==> flow/design.v <==
module CSLA_CBL_2bit (
    input [1:0] A, B,
    input Cin,
    output [1:0] Sum,
    output Cout
);
    wire P0, P1, G0, G1, C1;
    assign P0 = A[0] ^ B[0];  
    assign P1 = A[1] ^ B[1];
    assign G0 = A[0] & B[0];  
    assign G1 = A[1] & B[1];
    assign C1 = G0 | (P0 & Cin);
    assign Cout = G1 | (P1 & C1);
    assign Sum[0] = P0 ^ Cin;
    assign Sum[1] = P1 ^ C1;
endmodule
module CSLA_CBL_3bit (
    input [2:0] A, B,
    input Cin,
    output [2:0] Sum,
    output Cout
);
    wire P0, P1, P2, G0, G1, G2, C1, C2;
    assign P0 = A[0] ^ B[0];  
    assign P1 = A[1] ^ B[1];
    assign P2 = A[2] ^ B[2];
    assign G0 = A[0] & B[0];  
    assign G1 = A[1] & B[1];
    assign G2 = A[2] & B[2];
    assign C1 = G0 | (P0 & Cin);
    assign C2 = G1 | (P1 & C1);
    assign Cout = G2 | (P2 & C2);
    assign Sum[0] = P0 ^ Cin;
    assign Sum[1] = P1 ^ C1;
    assign Sum[2] = P2 ^ C2;
endmodule
module SQRT_CSLA_CBL_8bit (
    input [7:0] A, B,
    input Cin,
    output [7:0] Sum,
    output Cout
);
    wire C1, C2;   
    CSLA_CBL_2bit U0 (A[1:0], B[1:0], Cin, Sum[1:0], C1);
    CSLA_CBL_3bit U1 (A[4:2], B[4:2], C1, Sum[4:2], C2);
    CSLA_CBL_3bit U2 (A[7:5], B[7:5], C2, Sum[7:5], Cout);
endmodule
module four_bit_ripple_adder (
    g,h,carryin,summation,carryout
);
    input [3:0] g,h;
    output [3:0] summation;
    output carryout;
    input carryin;
    wire c1, c2, c3, c4, c0;
    full_adder f1 (.e(g[0]), .f(h[0]), .cin(carryin), .sum(summation[0]), .cout(c0));
    full_adder f2 (.e(g[1]), .f(h[1]), .cin(c0), .sum(summation[1]), .cout(c1));
    full_adder f3 (.e(g[2]), .f(h[2]), .cin(c1), .sum(summation[2]), .cout(c2));
    full_adder f4 (.e(g[3]), .f(h[3]), .cin(c2), .sum(summation[3]), .cout(carryout));
endmodule
module full_adder (
    e,f,cin,sum,cout
);
    input e,f,cin;
    output sum,cout;
    assign sum = e ^ f ^ cin;
    assign cout = (e&f) | (f&cin) | (e&cin);
endmodule
module half_adder (
    x,y,sum,cout
);
    input x,y;
    output sum,cout;
    assign sum = x ^ y;
    assign cout = x & y;
endmodule
module vedic_eight_pipeline (
    i, j, z, clk1
);
input clk1;
input [7:0] i, j;
output reg [15:0] z;
wire [7:0] w_1, w_2, w_3, w_4;
wire [7:0] s_1, s_2, s_3;
wire carry_0, carry_1, carry_2;
reg [7:0] L12_w_1, L12_w_2, L12_w_3, L12_w_4;
reg [7:0] L23_w_1, L23_s_1, L34_s_2, L34_s_3, L45_s_3, L23_w_4;
reg [7:0] L34_w_1, L34_w_4, L45_w_1, L45_s_2;
reg L23_carry_0, L34_carry_0, L34_carry_1, L45_carry_2;
vedic_four v1 (.x(i[3:0]), .y(j[3:0]), .q(w_1));
vedic_four v2 (.x(i[7:4]), .y(j[3:0]), .q(w_2));
vedic_four v3 (.x(i[3:0]), .y(j[7:4]), .q(w_3));
vedic_four v4 (.x(i[7:4]), .y(j[7:4]), .q(w_4));
    always @(posedge clk1) begin  
        L12_w_1 <= w_1;
        L12_w_2 <= w_2;
        L12_w_3 <= w_3;
        L12_w_4 <= w_4;
    end
SQRT_CSLA_CBL_8bit r_1 (.A(L12_w_2), .B(L12_w_3), .Sum(s_1), .Cout(carry_0), .Cin(1'b0));
    always @(posedge clk1) begin  
        L23_w_1 <= L12_w_1;
        L23_s_1 <= s_1;
        L23_carry_0 <= carry_0;
        L23_w_4 <= L12_w_4;
    end
SQRT_CSLA_CBL_8bit r_2 (.A({4'b0000, L23_w_1[7:4]}), .B(L23_s_1), .Sum(s_2), .Cout(carry_1), .Cin(1'b0));
    always @(posedge clk1) begin  
        L34_w_1[3:0] <= L23_w_1[3:0];
        L34_s_2 <= s_2;
        L34_carry_1 <= carry_1;
        L34_w_4 <= L23_w_4;
        L34_carry_0 <= L23_carry_0;
    end
SQRT_CSLA_CBL_8bit r_3 (.A(L34_w_4), .B({3'b000, L34_carry_0, L34_s_2[7:4]}), .Sum(s_3), .Cout(carry_2), .Cin(L34_carry_1));
    always @(posedge clk1) begin  
        L45_s_3 <= s_3;
        L45_carry_2 <= carry_2;
        L45_s_2[3:0] <= L34_s_2[3:0];
        L45_w_1[3:0] <= L34_w_1[3:0];
    end
    always @(posedge clk1) begin 
        z <= {L45_carry_2, L45_s_3, L45_s_2[3:0], L45_w_1[3:0]};
    end
endmodule
module vedic_four (
    x,y,q
);
    input [3:0] x,y;
    output [7:0] q; 
    wire [3:0] w1, w2, w3, w4;
    wire carry0,carry1,carry2, sum_ha, carry_ha;
    wire [3:0] s1,s2,s3; 
    vedic_two m1 (.a(x[1:0]), .b(y[1:0]), .out(w1[3:0]));
    vedic_two m2 (.a(x[1:0]), .b(y[3:2]), .out(w2[3:0]));
    vedic_two m3 (.a(x[3:2]), .b(y[1:0]), .out(w3[3:0]));
    vedic_two m4 (.a(x[3:2]), .b(y[3:2]), .out(w4[3:0]));
    four_bit_ripple_adder r1 (.g(w2[3:0]), .h(w3[3:0]), .summation(s1[3:0]), .carryout(carry0), .carryin(1'b0));
    four_bit_ripple_adder r2 (.g(s1[3:0]), .h({1'b0, 1'b0, w1[3:2]}), .summation(s2[3:0]), .carryout(carry1), .carryin(1'b0));
    four_bit_ripple_adder r3 (.g(w4[3:0]), .h({carry_ha, sum_ha, s2[3:2]}), .summation(s3[3:0]), .carryout(carry2), .carryin(1'b0));
    half_adder h1 (.x(carry0), .y(carry1), .sum(sum_ha), .cout(carry_ha));
    assign q = {carry2, s3[3:0], s2[1:0], w1[1:0]};
endmodule
module vedic_two (
    a, b, out
);
    input [1:0] a;
    input [1:0] b;
    output [3:0] out;
    wire w1, w2, w3, w4, sum, sum2, cout1, cout2;
    and (w1, a[0], b[0]);
    and (w2, a[1], b[0]);
    and (w3, a[0], b[1]);
    and (w4, a[1], b[1]);
    half_adder h1 (.x(w2), .y(w3), .sum(sum), .cout(cout1));
    half_adder h2 (.x(w4), .y(cout1), .sum(sum2), .cout(cout2));
    assign out = {cout2, sum2, sum, w1};
endmodule
From RTL to reports: vedic_eight_pipeline
Tool output for the design above, in the order of the flow.
Line numbers count from 1 in the design file above.
Operators: Yosys type, input widths -> output width; for muxes data width and select width s.
Cell names lack the library's common part.
{ "design": {"top_module": "vedic_eight_pipeline", "clock": "clk1", "cell_library": "sky130hd", "lib_corner": "tt_025C_1v80"} }

Word-level counts
Source: Yosys, flattened and elaborated, memories not mapped. Widths are those after wreduce; folded enables and synchronous resets count as part of the registers. Registers that Yosys merges into a memory's read port (data or address) are not register bits. Print and check cells do not count. Equal cells are merged and count once.
{ "classes": {"bitwise": 444} }
{ "op_table": {"columns": ["op", "count"], "rows": [
  ["$and 1x1->1", 230],
  ["$xor 1x1->1", 151],
  ["$or 1x1->1", 63]
]} }
{ "bits": {"ff_bits": 111, "inputBits": 17, "out_inout_bits": 16, "word_cells": 461} }

Longest topological paths
Yosys ltp: most cells in a row. Word level: on the elaborated netlist, between registers, memories and ports. Mapped: between sequential cells and ports; inverters and the memories' decode and read muxes count.
{ "logic_depth": {"ltp_word": 17, "ABC_AREA": 0, "ltp_mapped": 11, "depth_no_buf": 11} }

Netlist
Yosys stat after the flow's synthesis: flattened, memories mapped to cells. It holds for the ABC_AREA given above (unset counts as 0); a run with the other value may have another netlist.
{ "by_type": {"columns": ["cell", "count", "type_area_um2"], "rows": [
  ["dfxtp_1", 111, 2.22E+03],
  ["ha_1", 64, 800.768],
  ["fa_1", 39, 780.749],
  ["and2_1", 64, 400.384],
  ["inv_1", 59, 221.462],
  ["xor3_1", 4, 95.091],
  ["xor2_1", 1, 8.758]
]} }
{ "mapped": {"stdcells": 342, "mapped_area_um2": 4529.3, "seq_area_um2": 2222.1, "ffs": 111, "buf_cells": 0} }
By module: a second synthesis without flattening, with its own total; a netlist apart from the flattened one above.
{ "unflattened": {"hier_cells": 436, "area_unflattened_um2": 5328.9} }
Each row is one instance without its submodules.
{ "by_module": {"columns": ["mod", "instances", "cells", "area_um2", "mod_seq_area_um2"], "rows": [
  ["vedic_eight_pipeline", 1, 112, 2225.9, 2222.1],
  ["full_adder", 48, 1, 20.0, 0.0],
  ["vedic_two", 16, 8, 55.1, 0.0],
  ["CSLA_CBL_3bit", 6, 13, 97.6, 0.0],
  ["half_adder", 36, 1, 12.5, 0.0],
  ["CSLA_CBL_2bit", 3, 10, 70.1, 0.0],
  ["vedic_four", 4, 1, 3.8, 0.0],
  ["SQRT_CSLA_CBL_8bit", 3, 0, 0.0, 0.0],
  ["four_bit_ripple_adder", 12, 0, 0.0, 0.0]
]} }

Worst setup path after synthesis
Source: OpenSTA report_checks on the synthesized netlist (no wires, ideal clock, input and output delay 20% of the period each), path of least setup slack; recovery checks are left aside. Register names are those of the netlist, which keeps one name where synthesis merged equal registers.
{ "synth_timing": {"path_type": "input to register", "start": "input port j[6]", "end": "register L12_w_4[7]", "tclk_ps": 5580, "input_delay_ps": 1116, "setup_ps": 131, "launch_ps": 1116, "arrival_time_ps": 4299, "t_required_ps": 5449, "setup_slack_ps": 1150, "delay_ps": 3314, "driving_pins": 11, "n_path_buf": 0, "period_less_setup_slack_ps": 4430} }
"delay_ps" = arrival - input delay + setup time.
"driving_pins" counts driving pins, that of a launching flip-flop among them; a cell with two outputs on the path counts twice.
"period_less_setup_slack_ps" is the clock period less the worst setup slack; recovery checks do not enter. This is arithmetic on one report: input and output delays are still those of the set period (20% each).
Between the ends stands the longest chain of elaborated cells between them, by number of cells; it is not shown to be the way that was timed. Of several equally long chains one is given.
Each line given opens the expression or statement behind the cell; cells for indexed reads and writes are added by Yosys, which also makes memories of some case tables.
{ "synth_between": {"cell_sequence": "and2_1 -> ha_1 -> inv_1 -> fa_1 -> fa_1 -> fa_1 -> inv_1 -> ha_1 -> fa_1 -> fa_1 -> xor3_1", "elab_chain_cells": 17, "cone_cells": 60, "cone_lines": 6, "cone_classes": "60 x logic"} }
{ "synth_rtl": {"columns": ["element", "line", "text"], "rows": [
  ["start, declared", 81, "input [7:0] i, j;"],
  ["$and 1x1->1", 152, "and (w2, a[1], b[0]);"],
  ["$xor 1x1->1", 74, "assign sum = x ^ y;"],
  ["$and 1x1->1", 67, "assign cout = (e&f) | (f&cin) | (e&cin);"],
  ["$or 1x1->1 x2", 67, null],
  ["$and 1x1->1", 67, null],
  ["$or 1x1->1 x2", 67, null],
  ["$xor 1x1->1 x2", 66, "assign sum = e ^ f ^ cin;"],
  ["$and 1x1->1", 67, null],
  ["$or 1x1->1 x2", 67, null],
  ["$and 1x1->1", 67, null],
  ["$or 1x1->1 x2", 67, null],
  ["$xor 1x1->1", 66, null],
  ["end, assigned", 98, "L12_w_4 <= w_4;"],
  ["end, declared", 86, "reg [7:0] L12_w_1, L12_w_2, L12_w_3, L12_w_4;"]
]} }

Worst path after layout
Path of least setup slack in the final report of job 1 (OpenROAD, finished layout, wires in). Where an end is a register, its clock arrival counts in the times.
The path's times are printed in steps of 10 ps; the period is the one set.
{ "layout_timing": {"path_type": "input to register", "start": "input port i[0]", "end": "register L12_w_1[7]", "tclk_ps": 6520, "input_delay_ps": 1300, "setup_ps": 120, "launch_ps": 1300, "arrival_time_ps": 5290, "t_required_ps": 6740, "setup_slack_ps": 1440, "driving_pins": 12, "n_path_buf": 1} }
Between the ends stands the longest chain of elaborated cells between them, by number of cells; it is not shown to be the way that was timed. Of several equally long chains one is given.
{ "layout_between": {"cell_sequence": "clkdlybuf4s50_1 -> and2_1 -> ha_1 -> inv_1 -> fa_1 -> fa_1 -> fa_1 -> inv_1 -> ha_1 -> fa_1 -> fa_1 -> xor3_1", "elab_chain_cells": 17, "cone_cells": 58, "cone_lines": 6, "cone_classes": "58 x logic"} }
{ "layout_rtl": {"columns": ["element", "line", "text"], "rows": [
  ["start, declared", 81, "input [7:0] i, j;"],
  ["$and 1x1->1", 153, "and (w3, a[0], b[1]);"],
  ["$xor 1x1->1", 74, "assign sum = x ^ y;"],
  ["$and 1x1->1", 67, "assign cout = (e&f) | (f&cin) | (e&cin);"],
  ["$or 1x1->1 x2", 67, null],
  ["$and 1x1->1", 67, null],
  ["$or 1x1->1 x2", 67, null],
  ["$xor 1x1->1 x2", 66, "assign sum = e ^ f ^ cin;"],
  ["$and 1x1->1", 67, null],
  ["$or 1x1->1 x2", 67, null],
  ["$and 1x1->1", 67, null],
  ["$or 1x1->1 x2", 67, null],
  ["$xor 1x1->1", 66, null],
  ["end, assigned", 95, "L12_w_1 <= w_1;"],
  ["end, declared", 86, "reg [7:0] L12_w_1, L12_w_2, L12_w_3, L12_w_4;"]
]} }

Hand-over note for vedic_eight_pipeline

2 stored runs of vedic_eight_pipeline in the flow (synthesis by Yosys, layout by OpenROAD, sky130hd cells), in arbitrary order. Constraints: input delay and output delay 20% of the set period each, output load 0.01 pF.
By "achieved_period_ps" is meant the clock period of the run minus its worst setup slack. This is arithmetic on one report: input and output delays are still those of the set period (20% each).
By "critical_path_time_ps" is meant the share of the clock period that the worst setup path is allowed (20% is reserved at inputs, 20% at outputs), minus its slack. Clock arrival times at its registers enter into it.
By "fin_power_w" is meant OpenSTA's value without simulated activity: inputs other than the clock are taken to toggle once in ten clock periods, and the tool carries that through the logic.
"critical_path_time_ps" is known to 10 ps.

Job 1
==> flow/run.sh <==
#!/bin/bash
# the make line also repeats the synthesis and layout settings of config.mk as NAME=value (left out here)
make -C /OpenROAD-flow-scripts/flow DESIGN_CONFIG=/design/flow/config.mk WORK_HOME=/design/flow/orfs CLKGATE_MAP_FILE= finish
==> flow/config.mk <==
export PLATFORM = sky130hd
export DESIGN_NAME = vedic_eight_pipeline
export DESIGN_NICKNAME = vedic_eight_pipeline
export VERILOG_FILES = /design/flow/design.v
export SDC_FILE = /design/flow/constraint.sdc
export NUM_CORES = 4
export LEC_CHECK = 0
export CAP_MARGIN = 20
export CORE_MARGIN = 2
export CORE_UTILIZATION = 40
export SLEW_MARGIN = 20
==> flow/constraint.sdc <==
create_clock -name core_clock -period 6.52 [get_ports {clk1}]
set_input_delay 1.3040 -clock core_clock [delete_from_list [all_inputs] [get_ports {clk1}]]
set_output_delay 1.3040 -clock core_clock [all_outputs]
set_load 0.01 [all_outputs]

==> results of job 1, as JSON <==
{
  "holdWs_ps": 325,
  "finish.stdcell_area_um2": 5317.6,
  "fin_power_w": 0.001788,
  "final_die_area_um2": 12190.4,
  "achieved_period_ps": 5077,
  "timing.setup.tns_ps": 0,
  "ys_area_um2": 4529.3,
  "critical_path_time_ps": 3770,
  "worstPathKind": "input to register",
  "setup_worst_slack_ps": 1443,
  "finish.utilization_frac": 0.486
}

Job 2
==> flow/run.sh <==
#!/bin/bash
# the make line also repeats the synthesis and layout settings of config.mk as NAME=value (left out here)
make -C /OpenROAD-flow-scripts/flow DESIGN_CONFIG=/design/flow/config.mk WORK_HOME=/design/flow/orfs CLKGATE_MAP_FILE= finish
==> flow/config.mk <==
export PLATFORM = sky130hd
export DESIGN_NAME = vedic_eight_pipeline
export DESIGN_NICKNAME = vedic_eight_pipeline
export VERILOG_FILES = /design/flow/design.v
export SDC_FILE = /design/flow/constraint.sdc
export NUM_CORES = 4
export LEC_CHECK = 0
export CAP_MARGIN = 20
export CORE_ASPECT_RATIO = 1.08
export CORE_MARGIN = 5
export CORE_UTILIZATION = 33
export GPL_TIMING_DRIVEN = 1
export PLACE_DENSITY = 0.77
export SETUP_SLACK_MARGIN = -0.32
export SLEW_MARGIN = 10
export TNS_END_PERCENT = 30
==> flow/constraint.sdc <==
create_clock -name core_clock -period 4.71 [get_ports {clk1}]
set_input_delay 0.9420 -clock core_clock [delete_from_list [all_inputs] [get_ports {clk1}]]
set_output_delay 0.9420 -clock core_clock [all_outputs]
set_load 0.01 [all_outputs]

==> results of job 2, as JSON <==
{
  "holdWs_ps": 327,
  "finish.stdcell_area_um2": 5486.5,
  "fin_power_w": 0.002472,
  "final_die_area_um2": 16169.7,
  "achieved_period_ps": 4693,
  "timing.setup.tns_ps": 0,
  "ys_area_um2": 4529.3,
  "critical_path_time_ps": 3750,
  "worstPathKind": "input to register",
  "setup_worst_slack_ps": 17,
  "finish.utilization_frac": 0.408
}

End of note.
